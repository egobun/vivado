==> flow/design.v <==
module serial_tx(
                input [7:0] val_in,
                input trigger_in,
                input rst_in,
                input clk_in,
                output logic data_out = 1'b1);
    parameter   DIVISOR = 868;  
    logic [9:0]         shift_buffer = 10'd512;  
    logic [31:0]        count;
    logic [3:0]         i;
    logic               btn_was_pressed;
    logic step = 1'b0;
    always_ff @(posedge clk_in) begin
        if (rst_in) begin
            btn_was_pressed <= 1'b0;
            count <= 32'd0;
            i <= 4'd0;
            data_out <= 1'b0;
        end else if (trigger_in) begin
            btn_was_pressed <= 1'b1;
            shift_buffer[8:1] <= val_in;  
        end else if (btn_was_pressed) begin
            if (count == DIVISOR || step == 0) begin
                step = 1'b1;
                count <= 32'd0;
                data_out <= shift_buffer[i];
                if (i == 9) begin
                    i <= 4'd0;
                    btn_was_pressed <= 1'b0;
                end else begin
                    i <= i + 1;
                end
            end else begin
                count <= count + 1;
            end
        end
    end
endmodule
# Step by step through the tools: serial_tx
# What the tools print for serial_tx, step after step.
# Line numbers count from 1 in the design file above.
# Cell names lack the library's common part.
# Not given: --
# design
top	serial_tx
clock_port	clk_in
library	sky130hd
corner	tt_025C_1v80

# Elaborated design
# Counts by Yosys on the flattened word-level netlist (proc, flatten, opt, wreduce; memories kept). Register bits leave out memories and registers merged into their read ports (data or address); mux counts leave out enables and synchronous resets folded into registers. Print and check cells are left out. Cells with the same type and inputs are merged into one.
# op_classes
add_sub_neg	2
n_mul	0
div	0
cmp	0
n_eq	2
shift	1
n_mux	6
n_logic	3
n_reduce_logical	5
# op_table
op	count
adder 32 x 1 -> 32 bit (second input constant)	1
== test 32 x 10 -> 1 bit (second input constant)	1
2-to-1 mux 32 bit	1
indexed select 10 x 4 -> 1 bit	1
AND reduction 2 bit	2
adder 4 x 1 -> 4 bit (second input constant)	1
== test 4 bit (second input constant)	1
AND reduction 4 bit	1
2-to-1 mux 4 bit	1
2-to-1 mux 1 bit	4
NOT 1 bit	3
AND reduction 3 bit	1
logical OR 1 bit	1
# word_totals
register_bits	47
latch_bits	0
ramBits	0
mem_bits_ro	0
clocked_rd_ports_x_width	0
memories	0
wordCells	25

# Longest topological paths
# Longest topological path by Yosys (ltp), each cell counted once; first at word level (registers and memories cut), then after technology mapping (sequential cells cut; the memories' decode and read muxes count).
# depth
depth_word	5
abc_area	0
mapped_depth	8
depth_no_buf	7

# After synthesis
# Yosys stat after the flow's synthesis: flattened, memories mapped to cells. It holds for the ABC_AREA given above (unset counts as 0); a run with the other value may have another netlist.
# Totals and module areas in this step are rounded.
# mapped
mapped_cells	243
mapped_area_um2	2228
sequential_area_um2	1031
flip_flops	47
n_buf	10
# by_type
type	count	type_area_um2
dfxtp_1	38	760.73
edfxtp_1	9	270.259
xnor2_1	26	227.718
nor2_1	46	172.666
nor3_1	16	80.077
nand4_1	9	56.304
inv_1	12	45.043
and4_1	5	43.792
nor4_1	7	43.792
xor2_1	5	43.792
nand3_1	8	40.038
nand2_1	10	37.536
mux2i_1	3	30.029
a21oi_1	5	25.024
ha_1	2	25.024
nor4_4	1	21.27
buf_2	4	20.019
nor3_2	2	20.019
# Other cell types: 27; their cells: 35.

# Timing after synthesis
# Path of least setup slack by OpenSTA after synthesis, without wires, with an ideal clock, recovery checks aside; 20% of the period is set as input and as output delay. Where synthesis merged equal registers, the netlist keeps one of their names.
# synth_path
path_type	input to register
startpoint	input port trigger_in
endpoint	register count[28]
tclk_ns	2.73
in_delay_ns	0.546
setup_time_ns	0.116
t_first_pin_ns	0.546
arrival_ns	1.796
t_required_ns	2.614
slack_ns	0.818
delay_ns	1.366
path_stages	6
n_path_buf	1
period_less_setup_slack_ns	1.912
# "delay_ns" = arrival - input delay + setup time.
# "path_stages" counts driving pins, that of a launching flip-flop among them; a cell with two outputs on the path counts twice.
# "period_less_setup_slack_ns" is the clock period less the worst setup slack; recovery checks do not enter. This is arithmetic on one report: input and output delays are still those of the set period (20% each).
# The rows between start and end are the longest chain of elaborated cells between them; the timing report does not say that the signal goes this way. Where chains are equally long, one stands for them.
# A line is the first line of the expression or statement that the cell stems from. Yosys adds cells for indexed reads and writes and turns some case tables into memories.
# At most two assigning lines are given for a register; there are more.
# synth_between
cell_sequence	nand3b_1 > or4_4 > buf_6 > nor4_4 > xnor2_1 > nor2_2
elab_chain_cells	2
cone_cells	2
lines_between	0
# synth_rtl
element	line	source
start, declared	3	input trigger_in,
NOT 1 bit	--
AND reduction 2 bit	--
end, assigned	16	count <= 32'd0;
end, assigned	34	count <= count + 1;
end, declared	9	logic [31:0]        count;

# Timing after layout
# Path of least setup slack in the final report of run 1 (OpenROAD, finished layout, wires in). Where an end is a register, its clock arrival counts in the times.
# layout_path
path_type	input to register
startpoint	input port trigger_in
endpoint	register count[29]
tclk_ns	2.03
in_delay_ns	0.41
setup_time_ns	0.10
t_first_pin_ns	0.41
arrival_ns	2.17
t_required_ns	2.22
slack_ns	0.05
path_stages	7
n_path_buf	2
# The rows between start and end are the longest chain of elaborated cells between them; the timing report does not say that the signal goes this way. Where chains are equally long, one stands for them.
# At most two assigning lines are given for a register; there are more.
# layout_between
cell_sequence	clkdlybuf4s50_1 > nand4b_1 > or4_1 > buf_6 > nor3_1 > xnor2_1 > nor2_1
elab_chain_cells	2
cone_cells	2
lines_between	0
# layout_rtl
element	line	source
start, declared	3	input trigger_in,
NOT 1 bit	--
AND reduction 2 bit	--
end, assigned	16	count <= 32'd0;
end, assigned	34	count <= count + 1;
end, declared	9	logic [31:0]        count;

# Below are 2 stored runs of the flow (Yosys, OpenROAD; platform sky130hd) on serial_tx, each with its settings and what was measured, unordered. Constraints: input delay and output delay 20% of the set period each, output load 0.01 pF.
# "worst_path_allowed_less_slack_ns": the worst setup path's part of the clock period (all of it between registers, 20% less for each end at a port) less its slack. A launch clock that arrives late makes it longer, a capture clock that arrives late makes it shorter.
# By "power_total_mw" is meant OpenSTA's value without simulated activity: inputs other than the clock are taken to toggle once in ten clock periods, and the tool carries that through the logic.
# Measured values are rounded.
# Settings: n/a = not set for that run.
stored run	period_ns	CORE_UTILIZATION	CAP_MARGIN	CORE_MARGIN	SLEW_MARGIN	SETUP_SLACK_MARGIN	PLACE_DENSITY_LB_ADDON	CORE_ASPECT_RATIO	CELL_PAD_IN_SITES_GLOBAL_PLACEMENT	ABC_AREA	GPL_TIMING_DRIVEN	GPL_ROUTABILITY_DRIVEN	synthArea_um2	dieArea_um2	utilization_frac	worstSetupSlack_ns	power_total_mw	worst_path_allowed_less_slack_ns	worstPathKind
run 1	2.03	33	20	2	20	n/a	n/a	n/a	n/a	n/a	n/a	n/a	2228	7426	0.414	0.050	1.579	1.57	input to register
run 2	1.87	31	20	9	20	0.1	0.0	1.3	0	1	1	0	2524	11740	0.393	0.247	1.808	1.62	register to register
